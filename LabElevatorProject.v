==> flow/design.v <==
module Adjust_Clk( CLK_in, CLK_out);
    input CLK_in;   
    output CLK_out;  
    reg [26:0] count = 0;  
    always @(posedge CLK_in) begin
        count <= count + 1'b1;   
    end
    assign CLK_out = count[23];  
endmodule
module LabElevatorProject(
    input CLK_50MHz, floorBtn1, floorBtn2, floorBtn3,  
    floorSwitch1, floorSwitch2, floorSwitch3,  
    output reg LEDA, LEDB, LEDC, LEDD, LEDE, LEDF, LEDG, LED0, LED1, LED2, UpPin, DownPin
);
    reg [6:0] LevelLights = 7'b1111111;   
    reg [1:0] SelectedLevel = 2'b00;   
    reg [1:0] CurrentLevel = 2'b00;    
    reg [3:0] DirectionLights = 3'b000;  
    wire FlashFreq;   
    reg isFlash = 0;   
    Adjust_Clk c1(CLK_50MHz, FlashFreq);
    always @(posedge CLK_50MHz) begin
        if (SelectedLevel == 2'b00 && CurrentLevel == 2'b00) begin
            UpPin <= 1'b0;     
            DownPin <= 1'b1;   
            if (FlashFreq) begin
                LevelLights <= 7'b00000000;   
            end else begin
                LevelLights <= 7'b11111111;   
            end 
            if (floorSwitch1) begin
                CurrentLevel <= 2'b01;   
                SelectedLevel <= 2'b01;   
                LevelLights <= 7'b1111001;   
            end else if (floorSwitch2) begin
                CurrentLevel <= 2'b10;   
                SelectedLevel <= 2'b10;   
                LevelLights <= 7'b0100100;   
            end else if (floorSwitch3) begin
                CurrentLevel <= 2'b11;   
                SelectedLevel <= 2'b11;   
                LevelLights <= 7'b0110000;   
            end
            LEDA <= LevelLights[0];
            LEDB <= LevelLights[1];
            LEDC <= LevelLights[2];
            LEDD <= LevelLights[3];
            LEDE <= LevelLights[4];
            LEDF <= LevelLights[5];
            LEDG <= LevelLights[6];
        end else begin
            if (UpPin == 1'b0 && DownPin == 1'b0) begin
                if (floorBtn1) begin
                    SelectedLevel <= 2'b01;   
                    LevelLights <= 7'b1111001;   
                end
                else if (floorBtn2) begin
                    SelectedLevel <= 2'b10;   
                    LevelLights <= 7'b0100100;   
                end
                else if (floorBtn3) begin
                    SelectedLevel <= 2'b11;   
                    LevelLights <= 7'b0110000;   
                end
            end
            if (floorSwitch1) begin
                CurrentLevel <= 2'b01;   
            end else if (floorSwitch2) begin
                CurrentLevel <= 2'b10;   
            end else if (floorSwitch3) begin
                CurrentLevel <= 2'b11;   
            end 
            if (SelectedLevel > CurrentLevel) begin
                UpPin <= 1'b1;     
                DownPin <= 1'b0;   
            end else if (SelectedLevel < CurrentLevel) begin
                UpPin <= 1'b0;     
                DownPin <= 1'b1;   
            end else begin
                UpPin <= 1'b0;     
                DownPin <= 1'b0;   
            end
            if ((UpPin == 1'b1 || DownPin == 1'b1)) begin
                isFlash = 1;   
            end else begin
                isFlash = 0;   
            end
            if (FlashFreq && isFlash) begin
                LEDA <= 1'b1;
                LEDB <= 1'b1;
                LEDC <= 1'b1;
                LEDD <= 1'b1;
                LEDE <= 1'b1;
                LEDF <= 1'b1;
                LEDG <= 1'b1;
            end else begin
                LEDA <= LevelLights[0];
                LEDB <= LevelLights[1];
                LEDC <= LevelLights[2];
                LEDD <= LevelLights[3];
                LEDE <= LevelLights[4];
                LEDF <= LevelLights[5];
                LEDG <= LevelLights[6];
            end
        end
    end
endmodule
# From RTL to reports: LabElevatorProject
# The steps from the RTL of LabElevatorProject to its reports follow in flow order.
# Lines are those of the file above, counted from 1.
# Cell names lack the library's common part.
setup:
  top_module: "LabElevatorProject"
  clk_port: "CLK_50MHz"
  library: "sky130hd"
  lib_corner: "tt_025C_1v80"

# Word-level counts
# Counts by Yosys on the flattened word-level netlist (proc, flatten, opt, wreduce; memories kept). Register bits leave out memories and registers merged into their read ports (data or address). Print and check cells are left out. Cells with the same type and inputs are merged into one.
op_classes:
  n_addsub: 1
  n_mul: 0
  div: 0
  cmp: 2
  n_eq: 1
  shift: 0
  muxes: 36
  n_logic: 2
  reduce_logical: 11
ops:
  columns: ["cell", "n"]
  rows:
  - ["7-bit two-way mux", 9]
  - ["27-bit by 1-bit adder with 27-bit output (second input constant)", 1]
  - ["1-bit two-way mux", 19]
  - ["2-bit two-way mux", 8]
  - ["2-bit zero test", 2]
  - ["2-bit nonzero test", 2]
  - ["4-bit != test (second input constant)", 1]
  - ["4-bit nonzero test", 1]
  - ["1-bit logical AND", 3]
  - ["3-bit AND reduction", 1]
  - ["1-bit inverter", 2]
  - ["2-bit > comparator", 1]
  - ["2-bit < comparator", 1]
  - ["2-bit AND reduction", 1]
  - ["1-bit logical OR", 1]
word_totals:
  reg_bits: 47
  latch_bits: 0
  mem_bits_rw: 0
  rom_bits: 0
  clocked_rd_ports_x_width: 0
  n_memories: 0
  elab_cells: 66

# Depth
# Yosys ltp: most cells in a row. Word level: on the elaborated netlist, between registers, memories and ports. Mapped: between sequential cells and ports; inverters and the memories' decode and read muxes count.
logic_depth:
  ltp_word: 6
  ABC_AREA: 0
  mapped_depth: 6
  mapped_depth_nobuf: 5

# After synthesis
# Yosys stat after the flow's synthesis: flattened, memories mapped to cells. It holds for the ABC_AREA given above (unset counts as 0); a run with the other value may have another netlist.
# The area totals of this step are shown rounded.
synth_totals:
  cell_count: 147
  mapped_area_mm2: 0.00161
  seq_area_mm2: 0.000871
  flip_flops: 40
  buf_cells: 8
by_type:
  columns: ["cell", "n"]
  rows:
  - ["dfxtp_1", 33]
  - ["edfxtp_1", 7]
  - ["xnor2_1", 16]
  - ["nand3_1", 13]
  - ["xor2_1", 6]
  - ["and3_1", 6]
  - ["buf_4", 5]
  - ["ha_1", 3]
  - ["nor2_1", 9]
  - ["or2_1", 5]
  - ["nand2_1", 7]
  - ["nor4b_4", 1]
  - ["nor4_4", 1]
  - ["a21oi_1", 4]
  - ["inv_1", 5]
  - ["nand4_1", 3]
  - ["o211a_4", 1]
  - ["o21ai_0", 3]
# Not listed: further types 16, cells in them 19.
# By module: a second synthesis without flattening, with its own total; a netlist apart from the flattened one above.
hier_totals:
  cells_unflattened: 145
  area_unflattened_mm2: 0.00159
# Rows give one instance, submodules left out.
modules:
  columns: ["mod", "n_inst", "cells", "mod_area_mm2", "seq_area_mm2"]
  rows:
  - ["Adjust_Clk", 1, 84, 0.000917, 0.00048]
  - ["LabElevatorProject", 1, 61, 0.000673, 0.00039]

# Worst setup path after synthesis
# OpenSTA on the mapped netlist: ideal clock, no wires. The path of least setup slack (recovery checks aside). Input and output delay are each 20% of the period. Register names are those of the netlist, which keeps one name where synthesis merged equal registers.
synth_path:
  path_type: "register to register"
  startpoint: "register SelectedLevel[0]"
  endpoint: "register SelectedLevel[0]"
  period_ps: 1750
  setup_ps: 316
  launch_ps: 0
  arrival_ps: 1435
  path_slack_ps: -1
  delay_ps: 1751
  path_stages: 5
  period_less_setup_slack_ps: 1751
# "delay_ps" = arrival - input delay + setup time.
# "path_stages" counts driving pins, that of a launching flip-flop among them; a cell with two outputs on the path counts twice.
# "period_less_setup_slack_ps" is the clock period less the worst setup slack; recovery checks do not enter. This is arithmetic on one report: input and output delays are still those of the set period (20% each).
# The rows between start and end are the longest chain of elaborated cells between them; the timing report does not say that the signal goes this way. Where chains are equally long, one stands for them.
# A line is the first line of the expression or statement that the cell stems from. Yosys adds cells for indexed reads and writes and turns some case tables into memories.
# A register here has more assigning lines than the two given.
# Only ways into the end's enable, where the timed path ends, are counted here.
synth_between:
  cell_sequence: "edfxtp_1 > or4_4 > buf_6 > o31ai_1 > a21boi_1"
  elab_chain_len: 4
  cone_cells: 6
synth_rtl:
  columns: ["element", "line", "rtl"]
  rows:
  - ["from (decl)", 16, "reg [1:0] SelectedLevel = 2'b00;"]
  - ["from (assign)", 33, "SelectedLevel <= 2'b01;"]
  - ["from (assign)", 37, "SelectedLevel <= 2'b10;"]
  - ["2-bit zero test", 23, "if (SelectedLevel == 2'b00 && CurrentLevel == 2'b00) begin"]
  - ["1-bit logical AND", 23, null]
  - ["2-bit nonzero test", null, null]
  - ["3-bit AND reduction", null, null]
  - ["to (assign)", 33, null]
  - ["to (assign)", 37, null]
  - ["to (decl)", 16, null]

# Path in the finished layout
# From the final timing report of job 1: the path of least setup slack in the routed layout; clock arrival at registers is part of the times.
# The path's times are printed in steps of 10 ps; the period is the one set.
layout_path:
  path_type: "register to register"
  startpoint: "register SelectedLevel[0]"
  endpoint: "register LevelLights[2]"
  period_ps: 2220
  setup_ps: 240
  launch_ps: 290
  arrival_ps: 1690
  path_slack_ps: 580
  path_stages: 4
# The rows between start and end are the longest chain of elaborated cells between them; the timing report does not say that the signal goes this way. Where chains are equally long, one stands for them.
# A register here has more assigning lines than the two given.
# Ways into the end's enable are left out, as the timed path ends at the data pin.
layout_between:
  cell_sequence: "edfxtp_1 > or4_4 > and3b_1 > nand2b_1"
  elab_chain_len: 3
  cone_cells: 3
layout_rtl:
  columns: ["element", "line", "rtl"]
  rows:
  - ["from (decl)", 16, "reg [1:0] SelectedLevel = 2'b00;"]
  - ["from (assign)", 33, "SelectedLevel <= 2'b01;"]
  - ["from (assign)", 37, "SelectedLevel <= 2'b10;"]
  - ["2-bit zero test", 23, "if (SelectedLevel == 2'b00 && CurrentLevel == 2'b00) begin"]
  - ["1-bit logical AND", 23, null]
  - ["7-bit two-way mux", 23, null]
  - ["to (assign)", 27, "LevelLights <= 7'b00000000;"]
  - ["to (assign)", 29, "LevelLights <= 7'b11111111;"]
  - ["to (decl)", 15, "reg [6:0] LevelLights = 7'b1111111;"]

--- measured runs ---
LabElevatorProject through Yosys and OpenROAD on sky130hd: 2 stored runs, unordered, with their settings and measured results. The constraints put input and output delay at 20% of the set period each and load the outputs with 0.01 pF.
"timing.achieved_period_ps" is the run's clock period less its worst setup slack. It is reckoned from that one timing run; input and output delays stay at 20% of the period that was set.
By "worst_path_allowed_less_slack_ps" is meant the share of the clock period that the worst setup path is allowed (20% is reserved at inputs, 20% at outputs), minus its slack. Clock arrival times at its registers enter into it.
"power_total_mw": no workload was simulated; the value follows from the tool's default switching activity.
"worst_path_allowed_less_slack_ps" is known to 10 ps.
Values from the reports are rounded here.

--- job 1 ---
==> flow/run.sh <==
#!/bin/bash
# the make line also repeats the synthesis and layout settings of config.mk as NAME=value (left out here)
make -C /OpenROAD-flow-scripts/flow DESIGN_CONFIG=/design/flow/config.mk WORK_HOME=/design/flow/orfs CLKGATE_MAP_FILE= finish
==> flow/config.mk <==
export PLATFORM = sky130hd
export DESIGN_NAME = LabElevatorProject
export DESIGN_NICKNAME = LabElevatorProject
export VERILOG_FILES = /design/flow/design.v
export SDC_FILE = /design/flow/constraint.sdc
export NUM_CORES = 4
export LEC_CHECK = 0
export ABC_AREA = 0
export CAP_MARGIN = 20
export CELL_PAD_IN_SITES_DETAIL_PLACEMENT = 0
export CORE_MARGIN = 2
export CORE_UTILIZATION = 32
export HOLD_SLACK_MARGIN = 0.28
export PLACE_DENSITY = 0.69
export SETUP_SLACK_MARGIN = 0.61
export SLEW_MARGIN = 20
export TNS_END_PERCENT = 80
==> flow/constraint.sdc <==
create_clock -name core_clock -period 2.22 [get_ports {CLK_50MHz}]
set_input_delay 0.4440 -clock core_clock [delete_from_list [all_inputs] [get_ports {CLK_50MHz}]]
set_output_delay 0.4440 -clock core_clock [all_outputs]
set_load 0.01 [all_outputs]

==> results, as YAML <==
results:
  yosys.chip_area_mm2: 0.00161
  die_mm2: 0.00562
  layout_stdcell_area_mm2: 0.002
  post_route_util_pct: 41.8
  setup_ws_ps: 576
  setupTns_ps: 0
  hold_worst_slack_ps: 407
  power_total_mw: 1.78
  timing.achieved_period_ps: 1644
  worst_path_allowed_less_slack_ps: 1640
  timing.worst_path_kind: "register to register"

--- job 2 ---
==> flow/run.sh <==
#!/bin/bash
# the make line also repeats the synthesis and layout settings of config.mk as NAME=value (left out here)
make -C /OpenROAD-flow-scripts/flow DESIGN_CONFIG=/design/flow/config.mk WORK_HOME=/design/flow/orfs CLKGATE_MAP_FILE= finish
==> flow/config.mk <==
export PLATFORM = sky130hd
export DESIGN_NAME = LabElevatorProject
export DESIGN_NICKNAME = LabElevatorProject
export VERILOG_FILES = /design/flow/design.v
export SDC_FILE = /design/flow/constraint.sdc
export NUM_CORES = 4
export LEC_CHECK = 0
export CAP_MARGIN = 20
export CELL_PAD_IN_SITES_DETAIL_PLACEMENT = 2
export CORE_MARGIN = 7
export CORE_UTILIZATION = 57
export CTS_CLUSTER_DIAMETER = 121
export GPL_TIMING_DRIVEN = 1
export PLACE_DENSITY_LB_ADDON = 0.05
export SETUP_SLACK_MARGIN = 0.39
export SLEW_MARGIN = 20
==> flow/constraint.sdc <==
create_clock -name core_clock -period 1.74 [get_ports {CLK_50MHz}]
set_input_delay 0.3480 -clock core_clock [delete_from_list [all_inputs] [get_ports {CLK_50MHz}]]
set_output_delay 0.3480 -clock core_clock [all_outputs]
set_load 0.01 [all_outputs]

==> results, as YAML <==
outcome: "stopped before the end: placement reported DPL-0033"
--- end ---
